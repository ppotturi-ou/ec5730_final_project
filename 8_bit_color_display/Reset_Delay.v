==> flow/design.v <==
module	Reset_Delay(iCLK,iRST,oRST_0,oRST_1,oRST_2);
input		iCLK;
input		iRST;
output reg	oRST_0;
output reg	oRST_1;
output reg	oRST_2;
reg	[21:0]	Cont;
always@(posedge iCLK or negedge iRST)
begin
	if(!iRST)
	begin
		Cont	<=	0;
		oRST_0	<=	0;
		oRST_1	<=	0;
		oRST_2	<=	0;
	end
	else
	begin
		if(Cont!=22'h3FFFFF)
		Cont	<=	Cont+1;
		if(Cont>=22'h1FFFFF)
		oRST_0	<=	1;
		if(Cont>=22'h2FFFFF)
		oRST_1	<=	1;
		if(Cont>=22'h3FFFFF)
		oRST_2	<=	1;
	end
end
endmodule
**From RTL to reports: Reset_Delay**

The steps from the RTL of Reset_Delay to its reports follow in flow order.
Lines are those of the file above, counted from 1.
Operators: Yosys type, input widths -> output width; for muxes data width and select width s.
Cell names lack the library's common part.
The mark -- stands for no value.

- Top module: Reset_Delay
- Clock input: iCLK
- Cell library: sky130hd
- Timing corner: tt_025C_1v80

**Word level**

Yosys after proc, flatten, opt, wreduce and memory -nomap, before mapping. Enables and synchronous resets that opt folds into registers are not counted as muxes. Memory bits, and registers merged into a memory's read port (data or address), are not among the register bits. Print and check cells are not counted. Equal cells are merged and count once.

- $add $sub $neg: 1
- Multiply operators: 0
- Divide/modulo/power cells: 0
- Magnitude comparators: 3
- Eq/ne operators: 1
- Shift-type cells: 0
- Multiplexer cells: 0
- Bitwise gates (word level): 0
- Reduce/logical cells: 0

Operators by type and width:

| cell | count |
|---|---|
| $ge 22x22->1 const B | 2 |
| $add 22x1->22 const B | 1 |
| $ge 22x21->1 const B | 1 |
| $ne 22x22->1 const B | 1 |

- Flip-flop bits (word level): 25
- Latch bits: 0
- Bits in writable memories: 0
- Bits in read-only memories: 0
- Word width x clocked read ports: 0
- Memories: 0
- Input bits: 2
- Output and inout port bits: 3
- Elaborated cells: 9

**Logic depth**

Depth = most cells in a row (Yosys ltp): at word level without a register or memory, in the mapped netlist without a sequential cell, where the memories' decode and read muxes count.

- Word-level depth: 1
- ABC_AREA: 0
- Depth in mapped cells: 6
- Gate-level depth less buffers: 5

**Synthesis result**

Source: synth_stat.txt of the flow (Yosys; design flattened, memories mapped). It holds for the ABC_AREA given above (unset counts as 0); a run with the other value may have another netlist.
The area totals of this step are shown rounded.

- Cells in the netlist: 118
- Cell area after synthesis: 0.00131 sq mm
- Sequential part of the area: 0.000626 sq mm
- Flip-flops: 25
- Buffers: 5

Cells by type:

| cell type | count | total area (sq um) |
|---|---|---|
| dfrtp_1 | 25 | 625.6 |
| xor2_1 | 14 | 122.618 |
| a21oi_1 | 11 | 55.053 |
| and4_1 | 5 | 43.792 |
| nand2_1 | 11 | 41.29 |
| nand3_1 | 6 | 30.029 |
| a2111oi_4 | 1 | 27.526 |
| and2_1 | 4 | 25.024 |
| and3_4 | 2 | 22.522 |
| buf_4 | 3 | 22.522 |
| buf_6 | 2 | 22.522 |
| nand4_4 | 1 | 21.27 |
| nand4_1 | 3 | 18.768 |
| nor2_1 | 5 | 18.768 |
| nand3_4 | 1 | 17.517 |
| a2111oi_2 | 1 | 15.014 |
| a211oi_1 | 2 | 15.014 |
| o21ai_0 | 3 | 15.014 |

Not listed: further types 15, cells in them 18.

**Path before layout**

Path of least setup slack by OpenSTA after synthesis, without wires, with an ideal clock, recovery checks aside; 20% of the period is set as input and as output delay. Where synthesis merged equal registers, the netlist keeps one of their names.

- Path type: reg2reg
- Start: register Cont[0]
- End: register Cont[21]
- Clock period: 1530 ps
- Setup time: 136 ps
- Time at the first pin: 0 ps
- Arrival time: 1518 ps
- Data required time: 1394 ps
- Path slack: -123 ps
- Delay of the path: 1654 ps
- Driving pins on the path: 7
- Path buffers: 1
- Period reached after synthesis: 1653 ps

"delay of the path" is the arrival time less input delay plus setup time.
"driving pins on the path" counts driving pins, that of a launching flip-flop among them; a cell with two outputs on the path counts twice.
"period reached after synthesis" = period - worst setup slack (recovery checks aside). The figure is calculated, with input and output delays left at 20% of the set period.
The rows between start and end are the longest chain of elaborated cells between them; the timing report does not say that the signal goes this way. Where chains are equally long, one stands for them.
A line is the first line of the expression or statement that the cell stems from. Yosys adds cells for indexed reads and writes and turns some case tables into memories.

- Cell sequence: dfrtp_1 ha_1 and4_1 and3_1 buf_6 a2111oi_2 mux2i_1
- Cells in the longest elaborated chain: 1
- Elaborated cells between the ends (all ways): 2
- Source lines of those cells: 2
- Classes of those cells: add/sub: 1; eq/ne: 1

RTL lines, path post-synthesis:

| what | RTL line | text |
|---|---|---|
| start: declaration | 7 | `reg [21:0] Cont;` |
| start: assignment | 12 | `Cont <= 0;` |
| start: assignment | 20 | `Cont <= Cont+1;` |
| $add 22x1->22 | 20 |  |
| end: assignment | 12 |  |
| end: assignment | 20 |  |
| end: declaration | 7 |  |

**Worst path after layout**

Path of least setup slack in the final report of job 1 (OpenROAD, finished layout, wires in). Where an end is a register, its clock arrival counts in the times.
The report prints the path's times to 10 ps; the period is as set.

- Path type: reg2reg
- Start: register Cont[1]
- End: register Cont[20]
- Clock period: 1390 ps
- Setup time: 110 ps
- Time at the first pin: 260 ps
- Arrival time: 1730 ps
- Data required time: 1540 ps
- Path slack: -190 ps
- Driving pins on the path: 6
- Path buffers: 0

The rows between start and end are the longest chain of elaborated cells between them; the timing report does not say that the signal goes this way. Where chains are equally long, one stands for them.

- Cell sequence: dfrtp_1 ha_2 and4_4 and3_4 nand3_4 o32a_1
- Cells in the longest elaborated chain: 1
- Elaborated cells between the ends (all ways): 2
- Source lines of those cells: 2
- Classes of those cells: add/sub: 1; eq/ne: 1

RTL lines, path post-layout:

| what | RTL line | text |
|---|---|---|
| start: declaration | 7 | `reg [21:0] Cont;` |
| start: assignment | 12 | `Cont <= 0;` |
| start: assignment | 20 | `Cont <= Cont+1;` |
| $add 22x1->22 | 20 |  |
| end: assignment | 12 |  |
| end: assignment | 20 |  |
| end: declaration | 7 |  |

Appendix: measured runs

Stored flow runs of Reset_Delay (2 of them; Yosys, OpenROAD, sky130hd). They differ in their settings and are not a sequence. Constraints: input delay and output delay 20% of the set period each, output load 0.01 pF.
"clock period achieved" means the clock period less the worst setup slack. The figure is calculated, with input and output delays left at 20% of the set period.
"worst setup path time": the worst setup path's part of the clock period (all of it between registers, 20% less for each end at a port) less its slack. A launch clock that arrives late makes it longer, a capture clock that arrives late makes it shorter.
"power consumption" is the tool's figure for a default switching activity; nothing was simulated.
"worst setup path time" is given in steps of 10 ps.
The measured numbers are rounded.

### Job 1

Settings: `period_ns=1.39`, `CORE_UTILIZATION=29`, `PLACE_DENSITY_LB_ADDON=0.13`, `CTS_CLUSTER_SIZE=62`, `CTS_CLUSTER_DIAMETER=354`, `CAP_MARGIN=30`, `SLEW_MARGIN=30`, `CORE_MARGIN=2`

- Post-synthesis cell area: 0.00131 sq mm
- Worst setup path time: 1580 ps
- Worst setup path kind: reg2reg
- Summed negative setup slack: -2100 ps
- Clock period achieved: 1580 ps
- Power consumption: 1170 uW
- Setup slack of the worst path: -190 ps
- Standard-cell area after layout: 0.00195 sq mm
- Full die area: 0.00505 sq mm
- Post-route utilization: 0.448

### Job 2

Settings: `period_ns=3.08`, `CORE_UTILIZATION=34`, `SETUP_SLACK_MARGIN=0.38`, `PLACE_DENSITY_LB_ADDON=0.29`, `CORE_ASPECT_RATIO=1.55`, `MIN_ROUTING_LAYER=met1`, `CAP_MARGIN=20`, `CORE_MARGIN=2`, `SLEW_MARGIN=20`

- Post-synthesis cell area: 0.00131 sq mm
- Worst setup path time: 1950 ps
- Worst setup path kind: reg2reg
- Summed negative setup slack: 0 ps
- Clock period achieved: 1951 ps
- Power consumption: 531 uW
- Setup slack of the worst path: 1130 ps
- Standard-cell area after layout: 0.00141 sq mm
- Full die area: 0.00436 sq mm
- Post-route utilization: 0.376
