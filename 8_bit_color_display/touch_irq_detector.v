==> flow/design.v <==
module touch_irq_detector	(
					iCLK,
					iRST_n,
					iTOUCH_IRQ,
					iX_COORD,
					iY_COORD,
					iNEW_COORD,
					oDISPLAY_MODE,
					);
parameter	TOUCH_CNT_CLEAR = 24'hffffff;   
input			iCLK;				 
input			iRST_n;				 
input			iTOUCH_IRQ;		
input	[11:0]	iX_COORD;			 
input	[11:0]	iY_COORD;			 
input			iNEW_COORD;			 
output	[1:0]	oDISPLAY_MODE;		 
reg				touch_en;
reg				touch_en_clr;
reg 	[24:0] 	touch_delay_cnt;
reg 	[1:0] 	oDISPLAY_MODE;
always@(posedge iCLK or negedge iRST_n)
	begin
		if (!iRST_n)
			touch_en <= 0;
		else if (touch_en_clr)
			touch_en <= 0;	
		else if (iTOUCH_IRQ)
		    touch_en <= 1;
	end
always@(posedge iCLK or negedge iRST_n)
	begin	
		if (!iRST_n)
			begin
				touch_delay_cnt <= 0;
				touch_en_clr <= 0;
			end		
		else if (touch_delay_cnt == TOUCH_CNT_CLEAR)
			begin
				touch_delay_cnt <= 0;
				touch_en_clr <= 1;
			end	
		else if (touch_en)
			touch_delay_cnt <= touch_delay_cnt + 1;
		else
			begin
				touch_delay_cnt <= 0;
				touch_en_clr <= 0;
			end	
	end					
always@(posedge iCLK or negedge iRST_n)
	begin	
		if (!iRST_n)
			oDISPLAY_MODE <= 0;
		else if (iTOUCH_IRQ && !touch_en)	
			oDISPLAY_MODE <= oDISPLAY_MODE + 1;
	end		
endmodule
## Step by step through the tools: touch_irq_detector

What the tools print for touch_irq_detector, step after step.
Lines are those of the file above, counted from 1.
The mark -- stands for no value.

| set-up | value |
|---|---|
| top | touch_irq_detector |
| clock port | iCLK |
| standard-cell library | sky130hd |
| corner | tt_025C_1v80 |

## Elaborated design

Counts by Yosys on the flattened word-level netlist (proc, flatten, opt, wreduce; memories kept). Register bits leave out memories and registers merged into their read ports (data or address). Print and check cells are left out. Cells with the same type and inputs are merged into one.

| storage and ports | value |
|---|---|
| word-level cells | 17 |
| output and inout bits | 2 |
| input bits | 28 |
| register bits after elaboration | 29 |

| operators by class | value |
|---|---|
| eq/ne operators | 2 |
| $add $sub $neg | 2 |
| reduce/logical cells | 3 |
| muxes and demuxes | 6 |

Operators with widths:

| operator | number |
|---|---|
| 25-bit two-way mux | 2 |
| 25-bit by 1-bit adder with 25-bit output (second input constant) | 1 |
| 25-bit by 24-bit == test with 1-bit output (second input constant) | 1 |
| 1-bit two-way mux | 4 |
| 2-bit by 1-bit adder with 2-bit output (second input constant) | 1 |
| 2-bit by 1-bit != test with 1-bit output (second input constant) | 1 |
| 2-bit nonzero test | 1 |
| 1-bit logical AND | 1 |
| 1-bit logical NOT | 1 |

## Logic depth

Depth = most cells in a row (Yosys ltp): at word level without a register or memory, in the mapped netlist without a sequential cell, where the memories' decode and read muxes count.

| logic depth | value |
|---|---|
| depth in word-level cells | 3 |
| ABC_AREA | 0 |
| depth in mapped cells | 6 |
| depth with buffers taken out | 5 |

## Mapped cells and area

Yosys stat after the flow's synthesis: flattened, memories mapped to cells. It holds for the ABC_AREA given above (unset counts as 0); a run with the other value may have another netlist.

| synthesis totals | value |
|---|---|
| mapped cells | 145 |
| synthesis area | 1437.6 µm² |
| sequential part of the area | 725.7 µm² |
| buffer cells | 5 |
| flip-flop cells | 29 |

Cell types:

| type | number | total area (µm²) |
|---|---|---|
| sky130_fd_sc_hd__dfrtp_1 | 29 | 725.696 |
| sky130_fd_sc_hd__nor2_1 | 17 | 63.811 |
| sky130_fd_sc_hd__xnor2_1 | 7 | 61.309 |
| sky130_fd_sc_hd__xor2_1 | 6 | 52.55 |
| sky130_fd_sc_hd__a21oi_1 | 10 | 50.048 |
| sky130_fd_sc_hd__nand2_1 | 12 | 45.043 |
| sky130_fd_sc_hd__or4_1 | 6 | 45.043 |
| sky130_fd_sc_hd__o31ai_1 | 5 | 37.536 |
| sky130_fd_sc_hd__nand3_1 | 7 | 35.034 |
| sky130_fd_sc_hd__and3_1 | 5 | 31.28 |
| sky130_fd_sc_hd__or3_1 | 5 | 31.28 |
| sky130_fd_sc_hd__o41ai_4 | 1 | 27.526 |
| sky130_fd_sc_hd__o21ai_0 | 5 | 25.024 |
| sky130_fd_sc_hd__buf_6 | 2 | 22.522 |
| sky130_fd_sc_hd__nand2b_1 | 3 | 18.768 |
| sky130_fd_sc_hd__nand4_1 | 3 | 18.768 |
| sky130_fd_sc_hd__inv_1 | 4 | 15.014 |
| sky130_fd_sc_hd__ha_1 | 1 | 12.512 |

Not listed: further types 13, cells in them 17.

## Path before layout

Source: OpenSTA report_checks on the synthesized netlist (no wires, ideal clock, input and output delay 20% of the period each), path of least setup slack; recovery checks are left aside. Register names are those of the netlist, which keeps one name where synthesis merged equal registers.

| path post-synthesis | value |
|---|---|
| kind | register to register |
| start point | reg touch_delay_cnt[0] |
| end point | reg touch_delay_cnt[10] |
| slack | 0.922 ns |
| path buffers | 1 |
| required time | 2.841 ns |
| setup time | 0.119 ns |
| driving pins on the path | 7 |
| period | 2.96 ns |
| launch time at the first pin | 0.000 ns |
| arrival time | 1.919 ns |
| delay of the path | 2.038 ns |
| synthesis period reached | 2.038 ns |

"delay of the path" is the arrival time less input delay plus setup time.
"driving pins on the path" counts driving pins, that of a launching flip-flop among them; a cell with two outputs on the path counts twice.
"synthesis period reached" is the clock period less the worst setup slack; recovery checks do not enter. This is arithmetic on one report: input and output delays are still those of the set period (20% each).
Between the ends stands the longest chain of elaborated cells between them, by number of cells; it is not shown to be the way that was timed. Of several equally long chains one is given.
Each line given opens the expression or statement behind the cell; cells for indexed reads and writes are added by Yosys, which also makes memories of some case tables.
A register here has more assigning lines than the two given.

| on the way, post-synthesis | value |
|---|---|
| cell sequence | sky130_fd_sc_hd__dfrtp_1 -> sky130_fd_sc_hd__ha_1 -> sky130_fd_sc_hd__nand3_2 -> sky130_fd_sc_hd__or4_4 -> sky130_fd_sc_hd__o41ai_4 -> sky130_fd_sc_hd__buf_6 -> sky130_fd_sc_hd__nor2_1 |
| cells in the longest elaborated chain | 3 |
| elaborated cells between the ends (all ways) | 4 |

RTL lines, path post-synthesis:

| what | line | source |
|---|---|---|
| from (decl) | 20 | `reg [24:0] touch_delay_cnt;` |
| from (assign) | 35 | `touch_delay_cnt <= 0;` |
| from (assign) | 44 | `touch_delay_cnt <= touch_delay_cnt + 1;` |
| 25-bit by 1-bit adder with 25-bit output | 44 |  |
| 25-bit two-way mux | 43 | `else if (touch_en)` |
| 25-bit two-way mux | 38 | `else if (touch_delay_cnt == TOUCH_CNT_CLEAR)` |
| to (assign) | 40 | `touch_delay_cnt <= 0;` |
| to (assign) | 44 |  |
| to (decl) | 20 |  |

## Worst path after layout

Path of least setup slack in the final report of run 1 (OpenROAD, finished layout, wires in). Where an end is a register, its clock arrival counts in the times.

| path after layout | value |
|---|---|
| kind | register to register |
| start point | reg touch_delay_cnt[0] |
| end point | reg touch_delay_cnt[10] |
| required time | 3.07 ns |
| slack | 0.79 ns |
| arrival time | 2.28 ns |
| setup time | 0.12 ns |
| period | 2.92 ns |
| launch time at the first pin | 0.27 ns |
| path buffers | 1 |
| driving pins on the path | 7 |

Between the ends stands the longest chain of elaborated cells between them, by number of cells; it is not shown to be the way that was timed. Of several equally long chains one is given.
A register here has more assigning lines than the two given.

| on the way, after layout | value |
|---|---|
| cell sequence | sky130_fd_sc_hd__dfrtp_1 -> sky130_fd_sc_hd__ha_1 -> sky130_fd_sc_hd__nand3_2 -> sky130_fd_sc_hd__or4_4 -> sky130_fd_sc_hd__o41ai_4 -> sky130_fd_sc_hd__buf_4 -> sky130_fd_sc_hd__nor2_1 |
| cells in the longest elaborated chain | 3 |
| elaborated cells between the ends (all ways) | 4 |

RTL lines, path after layout:

| what | line | source |
|---|---|---|
| from (decl) | 20 | `reg [24:0] touch_delay_cnt;` |
| from (assign) | 35 | `touch_delay_cnt <= 0;` |
| from (assign) | 44 | `touch_delay_cnt <= touch_delay_cnt + 1;` |
| 25-bit by 1-bit adder with 25-bit output | 44 |  |
| 25-bit two-way mux | 43 | `else if (touch_en)` |
| 25-bit two-way mux | 38 | `else if (touch_delay_cnt == TOUCH_CNT_CLEAR)` |
| to (assign) | 40 | `touch_delay_cnt <= 0;` |
| to (assign) | 44 |  |
| to (decl) | 20 |  |

Lab notebook: touch_irq_detector

2 stored runs of touch_irq_detector in the flow (synthesis by Yosys, layout by OpenROAD, sky130hd cells), in arbitrary order. Constraints: input delay and output delay 20% of the set period each, output load 0.01 pF.
"period achieved": clock period set for the run, less the worst setup slack. It is reckoned from that one timing run; input and output delays stay at 20% of the period that was set.
Among the settings, n/a means not set for that run.

| stored run | period_ns | CORE_UTILIZATION | PLACE_DENSITY | CORE_ASPECT_RATIO | CELL_PAD_IN_SITES_GLOBAL_PLACEMENT | GPL_TIMING_DRIVEN | CAP_MARGIN | CORE_MARGIN | SLEW_MARGIN | total die area (µm²) | period achieved (ns) | worst setup slack after layout (ns) | mapped cell area after synthesis (µm²) | area of the standard cells in the finished layout (µm²) |
|---|---|---|---|---|---|---|---|---|---|---|---|---|---|---|
| run 1 | 2.92 | 15 | 0.72 | 1.79 | 1 | 1 | 0 | 2 | 20 | 10417.1 | 2.129 | 0.791 | 1437.6 | 1769.2 |
| run 2 | 1.39 | 40 | n/a | n/a | n/a | n/a | 20 | 2 | 20 | 4089.6 | 1.855 | -0.465 | 1437.6 | 2042.0 |
